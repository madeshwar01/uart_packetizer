==> flow/design.v <==
`timescale 1ns / 1ps
module async_fifo #(
    parameter DATA_WIDTH = 8,
    parameter ADDR_WIDTH = 4,
    parameter DEPTH      = 1 << ADDR_WIDTH
) (
    input                       wr_clk,
    input                       wr_rst,
    input  [DATA_WIDTH-1:0]     wr_data_in,
    input                       wr_en,
    output reg                  fifo_full,
    input                       rd_clk,
    input                       rd_rst,
    input                       rd_en,
    output [DATA_WIDTH-1:0]     rd_data_out,
    output reg                  fifo_empty,
    output reg                  data_out_valid
);
    reg [DATA_WIDTH-1:0] mem [0:DEPTH-1];
    reg [ADDR_WIDTH:0] wr_ptr_bin_ff, rd_ptr_bin_ff;
    reg [ADDR_WIDTH:0] wr_ptr_gray, rd_ptr_gray;
    reg [ADDR_WIDTH:0] sync_wr_ptr_gray, sync_wr_ptr_gray_s1;
    reg [ADDR_WIDTH:0] sync_rd_ptr_gray, sync_rd_ptr_gray_s1;
    wire [ADDR_WIDTH:0] wr_ptr_bin_next, rd_ptr_bin_next;
    wire [ADDR_WIDTH:0] wr_ptr_gray_next;
    wire                wr_push, rd_pop;
    wire                rd_ptr_is_empty;
    wire                wr_ptr_gray_next_is_full;
    function [ADDR_WIDTH:0] bin_to_gray(input [ADDR_WIDTH:0] bin);
        bin_to_gray = (bin >> 1) ^ bin;
    endfunction
    function [ADDR_WIDTH:0] gray_to_bin(input [ADDR_WIDTH:0] gray);
        integer i;
        begin
            gray_to_bin[ADDR_WIDTH] = gray[ADDR_WIDTH];
            for (i = ADDR_WIDTH - 1; i >= 0; i = i - 1)
                gray_to_bin[i] = gray[i] ^ gray_to_bin[i + 1];
        end
    endfunction
    assign wr_push = wr_en && !fifo_full;
    assign wr_ptr_bin_next = wr_push ? wr_ptr_bin_ff + 1 : wr_ptr_bin_ff;
    assign wr_ptr_gray_next = bin_to_gray(wr_ptr_bin_next);
    always @(posedge wr_clk or posedge wr_rst) begin
        if (wr_rst) begin
            wr_ptr_bin_ff <= 0;
            wr_ptr_gray   <= 0;
        end else begin
            wr_ptr_bin_ff <= wr_ptr_bin_next;
            wr_ptr_gray   <= wr_ptr_gray_next;
        end
    end
    assign rd_pop = rd_en && !fifo_empty;
    assign rd_ptr_bin_next = rd_pop ? rd_ptr_bin_ff + 1 : rd_ptr_bin_ff;
    always @(posedge rd_clk or posedge rd_rst) begin
        if (rd_rst) begin
            rd_ptr_bin_ff <= 0;
            rd_ptr_gray   <= 0;
        end else begin
            rd_ptr_bin_ff <= rd_ptr_bin_next;
            rd_ptr_gray   <= bin_to_gray(rd_ptr_bin_next);
        end
    end
    always @(posedge wr_clk) begin
        if (wr_push)
            mem[wr_ptr_bin_ff[ADDR_WIDTH-1:0]] <= wr_data_in;
    end
    assign rd_data_out = mem[rd_ptr_bin_ff[ADDR_WIDTH-1:0]];
    always @(posedge rd_clk or posedge rd_rst) begin
        if (rd_rst) begin
            sync_wr_ptr_gray_s1 <= 0;
            sync_wr_ptr_gray    <= 0;
        end else begin
            sync_wr_ptr_gray_s1 <= wr_ptr_gray;
            sync_wr_ptr_gray    <= sync_wr_ptr_gray_s1;
        end
    end
    always @(posedge wr_clk or posedge wr_rst) begin
        if (wr_rst) begin
            sync_rd_ptr_gray_s1 <= 0;
            sync_rd_ptr_gray    <= 0;
        end else begin
            sync_rd_ptr_gray_s1 <= rd_ptr_gray;
            sync_rd_ptr_gray    <= sync_rd_ptr_gray_s1;
        end
    end
    assign rd_ptr_is_empty = (rd_ptr_gray == sync_wr_ptr_gray);
    always @(posedge rd_clk or posedge rd_rst) begin
        if (rd_rst)
            fifo_empty <= 1'b1;
        else
            fifo_empty <= rd_ptr_is_empty;
    end
    assign wr_ptr_gray_next_is_full = 
        (wr_ptr_gray_next[ADDR_WIDTH] != sync_rd_ptr_gray[ADDR_WIDTH]) &&
        (wr_ptr_gray_next[ADDR_WIDTH-1:0] == sync_rd_ptr_gray[ADDR_WIDTH-1:0]);
    always @(posedge wr_clk or posedge wr_rst) begin
        if (wr_rst)
            fifo_full <= 1'b0;
        else
            fifo_full <= wr_ptr_gray_next_is_full;
    end
    always @(posedge rd_clk or posedge rd_rst) begin
        if (rd_rst)
            data_out_valid <= 1'b0;
        else
            data_out_valid <= rd_pop;
    end
endmodule
`timescale 1ns / 1ps
module packetizer_fsm (
    input                       clk,
    input                       rst,
    input                       fifo_empty,
    input      [7:0]            fifo_data_out, 
    output reg                  fifo_rd_en,    
    output reg                  uart_start_tx, 
    output reg [7:0]            uart_data_to_tx, 
    input                       uart_tx_done,  
    input                       tx_ready,     
    output reg                  tx_busy
);
    localparam S_IDLE                 = 3'b000;
    localparam S_WAIT_TX_READY        = 3'b001;
    localparam S_READ_FIFO_START_TX   = 3'b010;
    localparam S_WAIT_TX_DONE         = 3'b011;
    reg [2:0] current_state, next_state;
    always @(posedge clk or posedge rst) begin
        if (rst) begin
            current_state <= S_IDLE;
        end else begin
            current_state <= next_state;
        end
    end
    always @(*) begin
        next_state        = current_state;
        fifo_rd_en        = 1'b0;
        uart_start_tx     = 1'b0;
        uart_data_to_tx   = 8'h00; 
        tx_busy           = (current_state == S_READ_FIFO_START_TX) |
| (current_state == S_WAIT_TX_DONE);
        case (current_state)
            S_IDLE: begin
                if (!fifo_empty) begin
                    next_state = S_WAIT_TX_READY;
                end
            end
            S_WAIT_TX_READY: begin
                if (fifo_empty) begin 
                    next_state = S_IDLE;
                end else if (tx_ready) begin
                    next_state = S_READ_FIFO_START_TX;
                end
            end
            S_READ_FIFO_START_TX: begin
                fifo_rd_en = 1'b1; 
                uart_data_to_tx = fifo_data_out; 
                uart_start_tx = 1'b1;   
                next_state = S_WAIT_TX_DONE;
            end
            S_WAIT_TX_DONE: begin
                if (uart_tx_done) begin
                    next_state = S_IDLE;
                end
            end
            default: begin
                next_state = S_IDLE;
            end
        endcase
    end
endmodule
`timescale 1ns / 1ps
module uart_packetizer_top (
    input                       clk,             
    input                       rst,             
    input      [7:0]            data_in,         
    input                       data_valid,      
    input                       tx_ready,        
    output                      serial_out,      
    output                      fifo_full,       
    output                      tx_busy          
);
    localparam FIFO_DATA_WIDTH = 8;
    localparam FIFO_ADDR_WIDTH = 4;  
    localparam BAUD_RATE = 115200;  
    localparam CLK_FREQ  = 50_000_000;
    wire fifo_data_out_w;
    wire                       fifo_empty_w;
    wire                       fifo_rd_en_w;
    wire                       data_out_valid_w;  
    wire                       uart_start_tx_w;
    wire uart_data_to_tx_w;
    wire                       uart_tx_done_w;
    async_fifo #(
       .DATA_WIDTH(FIFO_DATA_WIDTH),
       .ADDR_WIDTH(FIFO_ADDR_WIDTH)
    ) fifo_inst (
       .wr_clk(clk),
       .wr_rst(rst),
       .wr_data_in(data_in),
       .wr_en(data_valid),  
       .fifo_full(fifo_full),
       .rd_clk(clk),
       .rd_rst(rst),
       .rd_en(fifo_rd_en_w),
       .rd_data_out(fifo_data_out_w),
       .fifo_empty(fifo_empty_w),
       .data_out_valid(data_out_valid_w)
    );
    packetizer_fsm fsm_inst (
       .clk(clk),
       .rst(rst),
       .fifo_empty(fifo_empty_w),
       .fifo_data_out(fifo_data_out_w),
       .fifo_rd_en(fifo_rd_en_w),
       .uart_start_tx(uart_start_tx_w),
       .uart_data_to_tx(uart_data_to_tx_w),
       .uart_tx_done(uart_tx_done_w),
       .tx_ready(tx_ready),
       .tx_busy(tx_busy)
    );
    uart_tx #(
       .BAUD_RATE(BAUD_RATE),
       .CLK_FREQ(CLK_FREQ),
       .DATA_BITS(FIFO_DATA_WIDTH)
    ) uart_tx_inst (
       .clk(clk),
       .rst(rst),
       .start_tx(uart_start_tx_w),
       .data_in(uart_data_to_tx_w),
       .serial_out(serial_out),
       .tx_done(uart_tx_done_w)
    );
endmodule
`timescale 1ns / 1ps
module uart_tx #(
    parameter BAUD_RATE = 115200,
    parameter CLK_FREQ  = 50_000_000,
    parameter DATA_BITS = 8
) (
    input                       clk,
    input                       rst,
    input                       start_tx,
    input      [DATA_BITS-1:0]  data_in,
    output reg                  serial_out,
    output reg                  tx_done
);
    localparam BAUD_DIVISOR = (CLK_FREQ / BAUD_RATE);
    localparam SAFE_BAUD_DIVISOR = (BAUD_DIVISOR == 0) ? 1 : BAUD_DIVISOR;
    localparam BITS_TO_SEND = 1 + DATA_BITS + 1;  
    localparam BAUD_COUNTER_WIDTH = ($clog2(SAFE_BAUD_DIVISOR) == 0) ? 1 : $clog2(SAFE_BAUD_DIVISOR);
    reg [BAUD_COUNTER_WIDTH-1:0] baud_counter;
    reg                          baud_tick;
    localparam BIT_INDEX_WIDTH = $clog2(BITS_TO_SEND);
    reg [(BIT_INDEX_WIDTH == 0 ? 0 : BIT_INDEX_WIDTH-1):0] bit_index;
    reg [DATA_BITS+1:0]          tx_shift_reg;
    reg                          tx_active;
    reg                          serial_out_next;  
    always @(posedge clk or posedge rst) begin
        if (rst) begin
            baud_counter <= 0;
            baud_tick    <= 1'b0;
        end else begin
            if (tx_active) begin
                if (baud_counter == SAFE_BAUD_DIVISOR - 1) begin
                    baud_counter <= 0;
                    baud_tick    <= 1'b1;
                end else begin
                    baud_counter <= baud_counter + 1;
                    baud_tick    <= 1'b0;
                end
            end else begin
                baud_counter <= 0;
                baud_tick    <= 1'b0;
            end
        end
    end
    always @(posedge clk or posedge rst) begin
        if (rst) begin
            tx_active        <= 1'b0;
            tx_done          <= 1'b0;
            serial_out_next  <= 1'b1;
            serial_out       <= 1'b1;
            tx_shift_reg     <= 0;
            bit_index        <= 0;
        end else begin
            tx_done <= 1'b0;
            if (start_tx && !tx_active) begin
                tx_shift_reg     <= {1'b1, data_in, 1'b0};
                tx_active        <= 1'b1;
                bit_index        <= 0;
                serial_out_next  <= 1'b0;  
            end else if (tx_active && baud_tick) begin
                serial_out_next  <= tx_shift_reg[0];
                tx_shift_reg     <= {1'b1, tx_shift_reg[DATA_BITS+1:1]};
                if (bit_index == BITS_TO_SEND - 1) begin
                    tx_active <= 1'b0;
                    tx_done   <= 1'b1;
                end
                bit_index <= bit_index + 1;
            end else if (!tx_active) begin
                serial_out_next <= 1'b1;  
            end
            serial_out <= serial_out_next;  
        end
    end
endmodule
# ---- From RTL to reports: uart_packetizer_top
# What the tools print for uart_packetizer_top, step after step.
# Lines are those of the file above, counted from 1.
# The mark n/a stands for no value.
dict set report setup {
  design {uart_packetizer_top}
  clock {clk}
  lib {sky130hd}
  lib_corner {tt_025C_1v80}
}

# ---- Word level
# Counts by Yosys on the flattened word-level netlist (proc, flatten, opt, wreduce; memories kept). Register bits leave out memories and registers merged into their read ports (data or address). Print and check cells are left out. Cells with the same type and inputs are merged into one.
# Yosys's memory passes give these memory sizes; they may raise the number of words (mostly to a power of two), join words into wider ones and drop unused or constant bits.
dict set report bits {
  ff_bits 73
  ramBits 128
  memories 1
  input_bits 12
  wordCells 81
}
dict set report op_classes {
  addsub 4
  n_eq 12
  mux 29
  bitwise 3
  n_reduce_logical 13
}
# memory words width rd wr line
set mem_list {}
lappend mem_list {fifo_inst.mem 16 8 1 1 19} ;# reg [DATA_WIDTH-1:0] mem [0:DEPTH-1];
# operator count
set op_table {}
lappend op_table {{2-to-1 mux 10 bit} 2}
lappend op_table {{2-to-1 mux 9 bit} 2}
lappend op_table {{2-to-1 mux 1 bit} 14}
lappend op_table {{parallel mux 3 bit (select 4 bit)} 1}
lappend op_table {{2-to-1 mux 4 bit} 3}
lappend op_table {{2-to-1 mux 3 bit} 4}
lappend op_table {{bitwise XOR 4 x 5 -> 5 bit} 2}
lappend op_table {{adder 5 x 1 -> 5 bit with constant B} 2}
lappend op_table {{2-to-1 mux 5 bit} 2}
lappend op_table {{adder 9 x 1 -> 9 bit with constant B} 1}
lappend op_table {{equality test 9 bit with constant B} 1}
lappend op_table {{2-to-1 mux 8 bit} 1}
lappend op_table {{equality test 3 x 2 -> 1 bit with constant B} 2}
lappend op_table {{inequality test 3 bit with constant B} 2}
lappend op_table {{logical AND 1 bit} 5}
lappend op_table {{equality test 5 bit} 1}
lappend op_table {{nonzero test 2 bit} 2}
lappend op_table {{adder 4 x 1 -> 4 bit with constant B} 1}
lappend op_table {{equality test 4 bit} 1}
lappend op_table {{equality test 4 bit with constant B} 1}
lappend op_table {{logical NOT 1 bit} 3}
lappend op_table {{equality test 3 x 1 -> 1 bit with constant B} 1}
lappend op_table {{logical NOT 3 bit} 1}
lappend op_table {{AND reduction 3 bit} 1}
lappend op_table {{inequality test 2 x 1 -> 1 bit with constant B} 1}
lappend op_table {{inequality test 2 bit with constant B} 1}
lappend op_table {{AND reduction 2 bit} 1}
lappend op_table {{inequality test 1 bit} 1}
lappend op_table {{bitwise OR 1 bit} 1}

# ---- Logic depth
# Depth = most cells in a row (Yosys ltp): at word level without a register or memory, in the mapped netlist without a sequential cell, where the memories' decode and read muxes count.
dict set report logic_depth {
  depth_word 6
  abc_area 0
  ltp_mapped 7
}

# ---- Mapped cells and area
# The flow's flattened synthesis, as Yosys stat reports it; memories are mapped. The netlist is that of the ABC_AREA named above (0 if unset); the other value can give another one.
dict set report synth_totals {
  mapped_cells 272
  area_um2 3638.5
  sequential_area_um2 2287.2
  ff_cells 88
}
# cell count
set by_type {}
lappend by_type {sky130_fd_sc_hd__dfrtp_1 68}
lappend by_type {sky130_fd_sc_hd__edfxtp_1 16}
lappend by_type {sky130_fd_sc_hd__xnor2_1 18}
lappend by_type {sky130_fd_sc_hd__xor2_1 13}
lappend by_type {sky130_fd_sc_hd__ha_1 9}
lappend by_type {sky130_fd_sc_hd__mux4_2 5}
lappend by_type {sky130_fd_sc_hd__dfstp_2 4}
lappend by_type {sky130_fd_sc_hd__mux2i_1 9}
lappend by_type {sky130_fd_sc_hd__nand2_1 22}
lappend by_type {sky130_fd_sc_hd__and2_1 12}
lappend by_type {sky130_fd_sc_hd__xnor3_1 3}
lappend by_type {sky130_fd_sc_hd__nor2_1 17}
lappend by_type {sky130_fd_sc_hd__o21ai_1 10}
lappend by_type {sky130_fd_sc_hd__inv_1 11}
lappend by_type {sky130_fd_sc_hd__nand3_1 8}
lappend by_type {sky130_fd_sc_hd__and3_1 6}
lappend by_type {sky130_fd_sc_hd__xor2_4 1}
lappend by_type {sky130_fd_sc_hd__xor3_1 1}
# Not listed: further types 20, cells in them 39.
# The figures by module come from a second, unflattened synthesis with its own total; it is not the netlist above.
dict set report unflattened {
  cells_unflattened 494
  area_unflattened_um2 8165.3
}
# Rows give one instance, submodules left out.
# module instances n_cells mod_area_um2 seq_area_um2
set modules {}
lappend modules {async_fifo 1 333 6532.5 4870.9}
lappend modules {uart_tx 1 135 1402.6 703.2}
lappend modules {packetizer_fsm 1 25 226.5 101.3}
lappend modules {uart_packetizer_top 1 1 3.8 0.0}

# ---- Worst setup path after synthesis
# OpenSTA on the mapped netlist: ideal clock, no wires. The path of least setup slack (recovery checks aside). Input and output delay are each 20% of the period. Register names are those of the netlist, which keeps one name where synthesis merged equal registers.
dict set report synth_path {
  path_kind {register to register}
  from {register fifo_inst.fifo_full}
  to {register fifo_inst.fifo_full}
  clock_period_ps 2650
  setup_time_ps 120
  arrival_ps 1605
  t_required_ps 2530
  setup_slack_ps 925
  delay_ps 1725
  driving_pins 6
  n_path_buf 0
  synth_period_reached_ps 1725
}
# "delay_ps" = arrival - input delay + setup time.
# "driving_pins" counts driving pins, that of a launching flip-flop among them; a cell with two outputs on the path counts twice.
# "synth_period_reached_ps" = period - worst setup slack (recovery checks aside). The figure is calculated, with input and output delays left at 20% of the set period.
# The rows between start and end are the longest chain of elaborated cells between them; the timing report does not say that the signal goes this way. Where chains are equally long, one stands for them.
# Each line given opens the expression or statement behind the cell; cells for indexed reads and writes are added by Yosys, which also makes memories of some case tables.
dict set report synth_between {
  path_cell_list {sky130_fd_sc_hd__dfrtp_1 sky130_fd_sc_hd__and3b_4 sky130_fd_sc_hd__nand3_2 sky130_fd_sc_hd__xor2_4 sky130_fd_sc_hd__xnor3_1 sky130_fd_sc_hd__and4_1}
  elab_chain_len 6
  cells_between 7
  cone_classes {eq/ne: 2; mux: 1; logic: 1; reduce/logical: 3}
}
# item line
set synth_lines {}
lappend synth_lines {{start: declaration} 11} ;# output reg                  fifo_full,
lappend synth_lines {{start: assignment} 98} ;# fifo_full <= 1'b0;
lappend synth_lines {{start: assignment} 100} ;# fifo_full <= wr_ptr_gray_next_is_full;
lappend synth_lines {{logical NOT 1 bit} 40} ;# assign wr_push = wr_en && !fifo_full;
lappend synth_lines {{logical AND 1 bit} 40}
lappend synth_lines {{2-to-1 mux 5 bit} 41} ;# assign wr_ptr_bin_next = wr_push ? wr_ptr_bin_ff + 1 : wr_ptr_bin_ff;
lappend synth_lines {{bitwise XOR 4 x 5 -> 5 bit} 30} ;# bin_to_gray = (bin >> 1) ^ bin;
lappend synth_lines {{inequality test 1 bit} 94} ;# (wr_ptr_gray_next[ADDR_WIDTH] != sync_rd_ptr_gray[ADDR_WIDTH]) &&
lappend synth_lines {{logical AND 1 bit} 94}
lappend synth_lines {{end: assignment} 98}
lappend synth_lines {{end: assignment} 100}
lappend synth_lines {{end: declaration} 11}

# ---- Path in the finished layout
# Path of least setup slack in the final report of run 1 (OpenROAD, finished layout, wires in). Where an end is a register, its clock arrival counts in the times.
# The report prints the path's times to 10 ps; the period is as set.
dict set report layout_path {
  path_kind {register to register}
  from {register fifo_inst.wr_ptr_bin_ff[0]}
  to {register fifo_inst.fifo_full}
  clock_period_ps 1080
  setup_time_ps 60
  arrival_ps 2130
  t_required_ps 1370
  setup_slack_ps -760
  driving_pins 8
  n_path_buf 0
}
# The rows between start and end are the longest chain of elaborated cells between them; the timing report does not say that the signal goes this way. Where chains are equally long, one stands for them.
dict set report layout_between {
  path_cell_list {sky130_fd_sc_hd__dfrtp_2 sky130_fd_sc_hd__inv_4 sky130_fd_sc_hd__ha_4 sky130_fd_sc_hd__xor2_1 sky130_fd_sc_hd__mux2i_1 sky130_fd_sc_hd__xnor2_1 sky130_fd_sc_hd__xnor2_1 sky130_fd_sc_hd__and4_1}
  elab_chain_len 5
  cells_between 6
  cone_classes {add/sub: 1; eq/ne: 2; mux: 1; logic: 1; reduce/logical: 1}
}
# item line
set layout_lines {}
lappend layout_lines {{start: declaration} 20} ;# reg [ADDR_WIDTH:0] wr_ptr_bin_ff, rd_ptr_bin_ff;
lappend layout_lines {{start: assignment} 45} ;# wr_ptr_bin_ff <= 0;
lappend layout_lines {{start: assignment} 48} ;# wr_ptr_bin_ff <= wr_ptr_bin_next;
lappend layout_lines {{adder 5 x 1 -> 5 bit} 41} ;# assign wr_ptr_bin_next = wr_push ? wr_ptr_bin_ff + 1 : wr_ptr_bin_ff;
lappend layout_lines {{2-to-1 mux 5 bit} 41}
lappend layout_lines {{bitwise XOR 4 x 5 -> 5 bit} 30} ;# bin_to_gray = (bin >> 1) ^ bin;
lappend layout_lines {{equality test 4 bit} 95} ;# (wr_ptr_gray_next[ADDR_WIDTH-1:0] == sync_rd_ptr_gray[ADDR_WIDTH-1:0]);
lappend layout_lines {{logical AND 1 bit} 94} ;# (wr_ptr_gray_next[ADDR_WIDTH] != sync_rd_ptr_gray[ADDR_WIDTH]) &&
lappend layout_lines {{end: assignment} 98} ;# fifo_full <= 1'b0;
lappend layout_lines {{end: assignment} 100} ;# fifo_full <= wr_ptr_gray_next_is_full;
lappend layout_lines {{end: declaration} 11} ;# output reg                  fifo_full,

Ticket comment

Settings and measured results of 2 stored flow runs for module uart_packetizer_top (sky130hd), not sorted in any way. The constraints put input and output delay at 20% of the set period each and load the outputs with 0.01 pF.
"timing.achieved_period_ps": clock period set for the run, less the worst setup slack. It is reckoned from that one timing run; input and output delays stay at 20% of the period that was set.
"power_total_uw" rests on the timing tool's default activity at the inputs, not on a simulated workload.

# run 1
==> flow/run.sh <==
#!/bin/bash
# the make line also repeats the synthesis and layout settings of config.mk as NAME=value (left out here)
make -C /OpenROAD-flow-scripts/flow DESIGN_CONFIG=/design/flow/config.mk WORK_HOME=/design/flow/orfs CLKGATE_MAP_FILE= finish
==> flow/config.mk <==
export PLATFORM = sky130hd
export DESIGN_NAME = uart_packetizer_top
export DESIGN_NICKNAME = uart_packetizer_top
export VERILOG_FILES = /design/flow/design.v
export SDC_FILE = /design/flow/constraint.sdc
export NUM_CORES = 4
export LEC_CHECK = 0
export CAP_MARGIN = 20
export CELL_PAD_IN_SITES_DETAIL_PLACEMENT = 1
export CELL_PAD_IN_SITES_GLOBAL_PLACEMENT = 0
export CORE_MARGIN = 2
export CORE_UTILIZATION = 49
export CTS_CLUSTER_DIAMETER = 397
export CTS_CLUSTER_SIZE = 38
export GPL_ROUTABILITY_DRIVEN = 1
export GPL_TIMING_DRIVEN = 0
export MIN_ROUTING_LAYER = met2
export PLACE_DENSITY_LB_ADDON = 0.06
export SETUP_SLACK_MARGIN = -0.01
export SLEW_MARGIN = 20
export TNS_END_PERCENT = 60
==> flow/constraint.sdc <==
create_clock -name core_clock -period 1.08 [get_ports {clk}]
set_input_delay 0.2160 -clock core_clock [delete_from_list [all_inputs] [get_ports {clk}]]
set_output_delay 0.2160 -clock core_clock [all_outputs]
set_load 0.01 [all_outputs]

==> run 1: results <==
post_synth_area_um2=3638.5
final_die_area_um2=8130.6
cell_area_final_um2=4870.9
fin_ws_ps=-761
setupTns_ps=-16989
power_total_uw=9361
timing.achieved_period_ps=1841

# run 2
==> flow/run.sh <==
#!/bin/bash
# the make line also repeats the synthesis and layout settings of config.mk as NAME=value (left out here)
make -C /OpenROAD-flow-scripts/flow DESIGN_CONFIG=/design/flow/config.mk WORK_HOME=/design/flow/orfs CLKGATE_MAP_FILE= finish
==> flow/config.mk <==
export PLATFORM = sky130hd
export DESIGN_NAME = uart_packetizer_top
export DESIGN_NICKNAME = uart_packetizer_top
export VERILOG_FILES = /design/flow/design.v
export SDC_FILE = /design/flow/constraint.sdc
export NUM_CORES = 4
export LEC_CHECK = 0
export CAP_MARGIN = 20
export CORE_MARGIN = 2
export CORE_UTILIZATION = 40
export SLEW_MARGIN = 20
==> flow/constraint.sdc <==
create_clock -name core_clock -period 1.13 [get_ports {clk}]
set_input_delay 0.2260 -clock core_clock [delete_from_list [all_inputs] [get_ports {clk}]]
set_output_delay 0.2260 -clock core_clock [all_outputs]
set_load 0.01 [all_outputs]

==> run 2: results <==
post_synth_area_um2=3638.5
final_die_area_um2=9875.4
cell_area_final_um2=4954.8
fin_ws_ps=-561
setupTns_ps=-11369
power_total_uw=9055
timing.achieved_period_ps=1691
